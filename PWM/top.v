==> flow/design.v <==
`timescale 1ns / 1ps
module PWM(
    input clk_i,
	input rstn_i,
	input acc_en_i,
	input [9:0] duty_cycle,
	input [1:0] frequency_selection,
	input [1:0] trigger_selection,
	input out_function,
	input [1:0] capture_selection,
	input [9:0] target_value,
	input clear,
	input SW_trigger,
	output reg [9:0] actual_counter_value,
	output reg [9:0] captured_value,
	output reg tm_running,
	output reg pwm_out
);
reg [18:0] pwm_counter;
reg [18:0] duty_counter;
reg [18:0] frequency_divisor;
always @(*) begin
    case(frequency_selection)
        2'b00:  frequency_divisor=40*(10**6)/100;
        2'b01:  frequency_divisor=40*(10**6)/200;
        2'b10:  frequency_divisor=40*(10**6)/320;
        2'b11:  frequency_divisor=40*(10**6)/400;
    endcase
end
always @(posedge clk_i or negedge rstn_i) begin
    if(!rstn_i) begin
        pwm_counter<=10'd0;
        duty_counter<=10'd0;
        pwm_out<=1'b0;
        actual_counter_value<=10'd0;
        captured_value<=10'd0;
        tm_running<=1'b0;
    end
    else if(acc_en_i) begin
        if(pwm_counter < frequency_divisor) begin
            pwm_counter<=pwm_counter+1;
        end
        else begin
            pwm_counter<=19'd0;
            duty_counter<=19'd0;
            tm_running<=1'b0;
        end
        if(duty_counter<(duty_cycle*frequency_divisor/1023)) begin
            pwm_out<=1'b1;
            duty_counter<=duty_counter+1;
        end
        else begin
            pwm_out<=1'b0;
        end
        if(duty_counter==(duty_cycle*frequency_divisor/1023)-1) begin
            duty_counter<=20'd0;
        end
        actual_counter_value<=pwm_counter[9:0];
        if(clear) begin
            captured_value<=10'd0;
        end else if(pwm_counter==target_value) begin
            captured_value<=pwm_counter[9:0];
        end
        if(SW_trigger || (trigger_selection==2'b01 && pwm_counter==target_value)) begin
            tm_running<=1'b1;
        end
    end
end
endmodule
module registor_block(
	input clk_i,
	input rstn_i,
	input acc_en_i,
	input wr_en_i,
	input [2:0] addr_i,
	input [15:0] wdata_i,
	output reg [15:0] rdata_o,
	output [1:0] mode,
	output [9:0] duty_cycle,
	output [1:0] frequency_selection,
	output [3:0] input_selection,
	output [1:0] trigger_selection,
	output out_function,
	output [1:0] capture_selection,
	output [9:0] target_value,
	output [9:0] counter,
	output clear,
	output SW_trigger,
	input [9:0] actual_counter_value,
	input [9:0] captured_value,
	input tm_running
);
reg [15:0] CTRL0;
always @(posedge clk_i or negedge rstn_i) begin
	if(!rstn_i)
		CTRL0<=16'd0;
	else if(acc_en_i==1 && wr_en_i==1 && addr_i==3'b000)
		CTRL0<=wdata_i;
end
assign mode=CTRL0[1:0];
reg [15:0] PWM_MODE;
always @(posedge clk_i or negedge rstn_i) begin
	if(!rstn_i)
		PWM_MODE<=0;
	else if(acc_en_i==1 && wr_en_i==1 && addr_i==3'b001)
		PWM_MODE<=wdata_i;
end
assign duty_cycle=PWM_MODE[9:0];
assign frequency_selection=PWM_MODE[13:12];
reg [15:0] CNT_TIMER_MODE0;
always @(posedge clk_i or negedge rstn_i) begin
	if(!rstn_i)
		CNT_TIMER_MODE0<=0;
	else if(acc_en_i==1 && wr_en_i==1 && addr_i==3'b010)
		CNT_TIMER_MODE0<=wdata_i;
end
assign input_selection=CNT_TIMER_MODE0[3:0];
assign trigger_selection=CNT_TIMER_MODE0[5:4];
assign out_function=CNT_TIMER_MODE0[8];
assign capture_selection=CNT_TIMER_MODE0[13:12];
reg[15:0] CNT_TIMER_MODE1;
always @(posedge clk_i or negedge rstn_i) begin
	if(!rstn_i)
		CNT_TIMER_MODE1<=0;
	else if(acc_en_i==1 && wr_en_i==1 && addr_i==3'b011)
		CNT_TIMER_MODE1<=wdata_i;
end
assign target_value=CNT_TIMER_MODE1[9:0];
assign clear=wdata_i[0] && wr_en_i==1 && acc_en_i==1 && addr_i==3'b101;
assign SW_trigger=wdata_i[4] && wr_en_i==1 && acc_en_i==1 && addr_i==3'b101;
always @(*) begin
	rdata_o=0;
	if(acc_en_i==1 && wr_en_i==0) begin  
		case(addr_i)
			3'b000: rdata_o=CTRL0;
			3'b001: rdata_o=PWM_MODE;
			3'b010: rdata_o=CNT_TIMER_MODE0;
			3'b011: rdata_o=CNT_TIMER_MODE1;
			3'b100: rdata_o={6'b000000, actual_counter_value};
			3'b110: rdata_o={3'b000, tm_running, 2'b00, captured_value};
		endcase
	end
end
endmodule
module top(
	input clk_i,
	input rstn_i,
	input acc_en_i,
	input wr_en_i,
	input [2:0] addr_i,
	input [15:0] wdata_i,
	input input1_i,
	input input2_i,
	input input3_i,
	input input4_i,
	input input5_i,
	input input6_i,
	input input7_i,
	input input8_i,
	input input9_i,
	input input10_i,
	input input11_i,
	input input12_i,
	input input13_i,
	input input14_i,
	input input15_i,
	output [15:0] rdata_o,
	output output_o
);
	wire [1:0] mode_w;
	wire [9:0] duty_cycle_w;
	wire [1:0] frequency_selection_w;
	wire [3:0] input_selection_w;
	wire [1:0] trigger_selection_w;
	wire out_function_w;
	wire [1:0] capture_selection_w;
	wire [9:0] target_value_w;
	wire [9:0] counter_w;
	wire clear_w;
	wire SW_trigger_w;
	wire [9:0] actual_counter_value_w;
	wire [9:0] captured_value_w;
    wire tm_running_w;
registor_block registor_block(
	.clk_i(clk_i),
	.rstn_i(rstn_i),
	.acc_en_i(acc_en_i),
	.wr_en_i(wr_en_i),
	.wdata_i(wdata_i),
	.rdata_o(rdata_o),
	.addr_i(addr_i),
	.mode(mode_w),
	.duty_cycle(duty_cycle_w),
	.frequency_selection(frequency_selection_w),
	.input_selection(input_selection_w),
	.trigger_selection(trigger_selection_w),
	.out_function(out_function_w),
	.capture_selection(capture_selection_w),
	.target_value(target_value_w),
	.counter(counter_w),
	.clear(clear_w),
	.SW_trigger(SW_trigger_w),
	.actual_counter_value(actual_counter_value_w),
	.captured_value(captured_value_w),
	.tm_running(tm_running_w)
);
PWM PWM(
    .clk_i(clk_i),
	.rstn_i(rstn_i),
	.acc_en_i(acc_en_i),
	.duty_cycle(duty_cycle_w),
	.out_function(out_function_w),
	.frequency_selection(frequency_selection_w),
	.trigger_selection(trigger_selection_w),
    .target_value(target_value_w),
	.clear(clear_w),
	.SW_trigger(SW_trigger_w),
	.actual_counter_value(actual_counter_value_w),
	.captured_value(captured_value_w),
    .tm_running(tm_running_w)
);
endmodule
## Tool chain data of top

What the tools print for top, step after step.
Line numbers count from 1 in the design file above.
Operators: Yosys type, input widths -> output width; for muxes data width and select width s.
Cell names lack the library's common part.
The mark n/a stands for no value.

| inputs | value |
|---|---|
| top module | top |
| clock input | clk_i |
| library | sky130hd |
| corner | tt_025C_1v80 |

## Elaborated design

Source: Yosys, flattened and elaborated, memories not mapped. Widths are those after wreduce. Registers that Yosys merges into a memory's read port (data or address) are not register bits. Print and check cells do not count. Equal cells are merged and count once.

| bit counts | value |
|---|---|
| register bits after elaboration | 104 |
| bits in latches | 0 |
| RAM bits | 0 |
| memory bits (read-only) | 0 |
| clocked read ports x word width | 0 |
| memories kept | 0 |
| bits of input ports | 38 |
| output and inout port bits | 17 |
| cells after elaboration | 50 |

| operators by class | value |
|---|---|
| add/subtract/negate cells | 1 |
| $mul | 0 |
| div/mod/pow operators | 0 |
| magnitude comparators | 1 |
| equality and inequality tests | 12 |
| shift-type cells | 0 |
| muxes and demuxes | 8 |
| bitwise gates (word level) | 1 |
| reductions and logical operators | 19 |

Operators with widths:

| operator | count |
|---|---|
| $pmux 16 s6 | 1 |
| $pmux 19 s4 | 1 |
| $mux 10 | 2 |
| $add 19x1->19 const B | 1 |
| $eq 19x10->1 | 1 |
| $lt 19x19->1 | 1 |
| $mux 19 | 1 |
| $mux 16 | 1 |
| $logic_and 1x1->1 | 13 |
| $eq 3x3->1 const B | 3 |
| $eq 3x2->1 const B | 2 |
| $eq 2x1->1 const B | 2 |
| $eq 2x2->1 const B | 2 |
| $reduce_and 2->1 | 2 |
| $eq 3x1->1 const B | 1 |
| $logic_not 3->1 | 1 |
| $ne 2x2->1 const B | 1 |
| $logic_not 2->1 | 1 |
| $reduce_bool 2->1 | 1 |
| $mux 1 | 2 |
| $logic_or 1x1->1 | 1 |
| $not 1->1 | 1 |

## Depth

Longest topological path by Yosys (ltp), each cell counted once; first at word level (registers and memories cut), then after technology mapping (sequential cells cut; the memories' decode and read muxes count).

| depth | value |
|---|---|
| depth in word-level cells | 6 |
| ABC_AREA | 0 |
| mapped depth | 10 |
| depth with buffers taken out | 9 |

## After synthesis

Yosys stat after the flow's synthesis: flattened, memories mapped to cells. It holds for the ABC_AREA given above (unset counts as 0); a run with the other value may have another netlist.
Totals and module areas in this step are rounded.

Cells by type:

| cell type | count |
|---|---|
| dfrtp_1 | 104 |
| mux2_2 | 82 |
| ha_1 | 19 |
| mux4_2 | 10 |
| xnor2_1 | 20 |
| mux2i_1 | 14 |
| nor2_1 | 37 |
| a22oi_1 | 14 |
| nand2_1 | 20 |
| nand3_1 | 15 |
| nand4_1 | 11 |
| buf_2 | 12 |
| inv_1 | 15 |
| nor2_2 | 9 |
| o21ai_0 | 11 |
| nor2b_1 | 7 |
| xor2_1 | 5 |
| a21oi_1 | 6 |

Not listed: further types 29, cells in them 57.

| mapped netlist | value |
|---|---|
| standard cells after synthesis | 468 |
| synthesis area | 0.00551 sq mm |
| mapped flip-flops | 104 |

The figures by module come from a second, unflattened synthesis with its own total; it is not the netlist above.

| unflattened totals | value |
|---|---|
| cell total of the unflattened synthesis | 2293 |
| area total of the unflattened synthesis | 0.0194 sq mm |

Rows give one instance, submodules left out.

Modules:

| module | instances | cells | area (sq mm) | seq. area (sq mm) |
|---|---|---|---|---|
| PWM | 1 | 2011 | 0.0158 | 0.0015 |
| registor_block | 1 | 280 | 0.0036 | 0.0016 |
| top | 1 | 2 | 0.0000113 | 0 |

## Worst setup path after synthesis

Path of least setup slack by OpenSTA after synthesis, without wires, with an ideal clock, recovery checks aside; 20% of the period is set as input and as output delay. Where synthesis merged equal registers, the netlist keeps one of their names.

| path after synthesis | value |
|---|---|
| path kind | reg-to-reg |
| start point | register registor_block.PWM_MODE[12] |
| end point | register PWM.pwm_counter[10] |
| period | 2.23 ns |
| library setup time | 0.121 ns |
| data arrival time | 2.198 ns |
| data required time | 2.109 ns |
| setup slack | -0.090 ns |
| delay of the path | 2.319 ns |
| stages | 11 |
| synthesis period reached | 2.32 ns |

"delay of the path" = arrival - input delay + setup time.
"stages": output pins that drive a net of the path, with the launching flip-flop's if there is one; two outputs of one cell count as two.
"synthesis period reached" = period - worst setup slack (recovery checks aside). The figure is calculated, with input and output delays left at 20% of the set period.
The rows between start and end are the longest chain of elaborated cells between them; the timing report does not say that the signal goes this way. Where chains are equally long, one stands for them.
Each line given opens the expression or statement behind the cell; cells for indexed reads and writes are added by Yosys, which also makes memories of some case tables.
At most two assigning lines are given for a register; there are more.

| on the way, after synthesis | value |
|---|---|
| cell sequence | dfrtp_1 > inv_1 > ha_1 > inv_1 > ha_1 > nand3_1 > nor4_1 > a22oi_1 > a31oi_1 > buf_2 > nor2_1 |
| cells in the longest elaborated chain | 4 |
| elaborated cells on any way between the ends | 7 |
| source lines of those cells | 2 |
| classes of those cells | compare: 1; eq/ne: 3; mux: 2; reduce/logical: 1 |

Ends and longest elaborated chain, after synthesis:

| what | RTL line | source |
|---|---|---|
| start: declaration | 101 | `reg [15:0] PWM_MODE;` |
| start: assignment | 104 | `PWM_MODE<=0;` |
| start: assignment | 106 | `PWM_MODE<=wdata_i;` |
| $eq 2x2->1 | 23 | `case(frequency_selection)` |
| $pmux 19 s4 | 23 |  |
| $lt 19x19->1 | 40 | `if(pwm_counter < frequency_divisor) begin` |
| $mux 19 | 40 |  |
| end: assignment | 41 | `pwm_counter<=pwm_counter+1;` |
| end: assignment | 44 | `pwm_counter<=19'd0;` |
| end: declaration | 19 | `reg [18:0] pwm_counter;` |

## Worst path after layout

Path of least setup slack in the final report of flow run 1 (OpenROAD, finished layout, wires in). Where an end is a register, its clock arrival counts in the times.

| path post-layout | value |
|---|---|
| path kind | reg-to-reg |
| start point | register registor_block.PWM_MODE[12] |
| end point | register PWM.pwm_counter[2] |
| period | 1.73 ns |
| library setup time | 0.08 ns |
| data arrival time | 2.44 ns |
| data required time | 2.00 ns |
| setup slack | -0.44 ns |
| stages | 12 |

The rows between start and end are the longest chain of elaborated cells between them; the timing report does not say that the signal goes this way. Where chains are equally long, one stands for them.
At most two assigning lines are given for a register; there are more.

| on the way, post-layout | value |
|---|---|
| cell sequence | dfrtp_2 > inv_4 > buf_12 > ha_4 > inv_2 > ha_4 > a21oi_1 > o21ai_1 > a22oi_2 > buf_6 > nand4_1 > o22ai_1 |
| cells in the longest elaborated chain | 4 |
| elaborated cells on any way between the ends | 7 |
| source lines of those cells | 2 |
| classes of those cells | compare: 1; eq/ne: 3; mux: 2; reduce/logical: 1 |

Ends and longest elaborated chain, post-layout:

| what | RTL line | source |
|---|---|---|
| start: declaration | 101 | `reg [15:0] PWM_MODE;` |
| start: assignment | 104 | `PWM_MODE<=0;` |
| start: assignment | 106 | `PWM_MODE<=wdata_i;` |
| $eq 2x2->1 | 23 | `case(frequency_selection)` |
| $pmux 19 s4 | 23 |  |
| $lt 19x19->1 | 40 | `if(pwm_counter < frequency_divisor) begin` |
| $mux 19 | 40 |  |
| end: assignment | 41 | `pwm_counter<=pwm_counter+1;` |
| end: assignment | 44 | `pwm_counter<=19'd0;` |
| end: declaration | 19 | `reg [18:0] pwm_counter;` |

Memo
Re: implementation data of top

Record of 2 stored runs of the RTL-to-layout flow on top, platform sky130hd. The runs are unordered. Constraints: input delay and output delay 20% of the set period each, output load 0.01 pF.
"clock period reached": clock period set for the run, less the worst setup slack. It is reckoned from that one timing run; input and output delays stay at 20% of the period that was set.
"worst path time" = time allowed to the worst setup path (clock period - input delay - output delay, where it has them) - its slack; a late launch clock adds to it, a late capture clock takes from it.
By "total power of the final layout" is meant OpenSTA's value without simulated activity: inputs other than the clock are taken to toggle once in ten clock periods, and the tool carries that through the logic.
Measured values are rounded.
Among the settings, . means not set for that run.

| stored run | period_ns | CAP_MARGIN | CORE_MARGIN | CORE_UTILIZATION | SLEW_MARGIN | HOLD_SLACK_MARGIN | CELL_PAD_IN_SITES_GLOBAL_PLACEMENT | ABC_AREA | CTS_CLUSTER_SIZE | final setup TNS (ns) | worst path time (ns) | critical path type | die outline area (sq mm) | clock period reached (ns) | std-cell area (final layout) (sq mm) | chip area in the Yosys report (sq mm) | total power of the final layout (µW) | smallest setup slack (ns) | utilization (%) |
|---|---|---|---|---|---|---|---|---|---|---|---|---|---|---|---|---|---|---|---|
| flow run 1 | 1.73 | 20 | 2 | 40 | 20 | . | . | . | . | -13.3 | 2.17 | reg-to-reg | 0.0147 | 2.173 | 0.00772 | 0.00551 | 7880 | -0.443 | 57.8 |
| flow run 2 | 1.7 | 20 | 2 | 25 | 30 | 0.01 | 0 | 1 | 35 | -5.77 | 2.01 | reg-to-reg | 0.0229 | 2.012 | 0.008 | 0.00544 | 8990 | -0.312 | 37.8 |
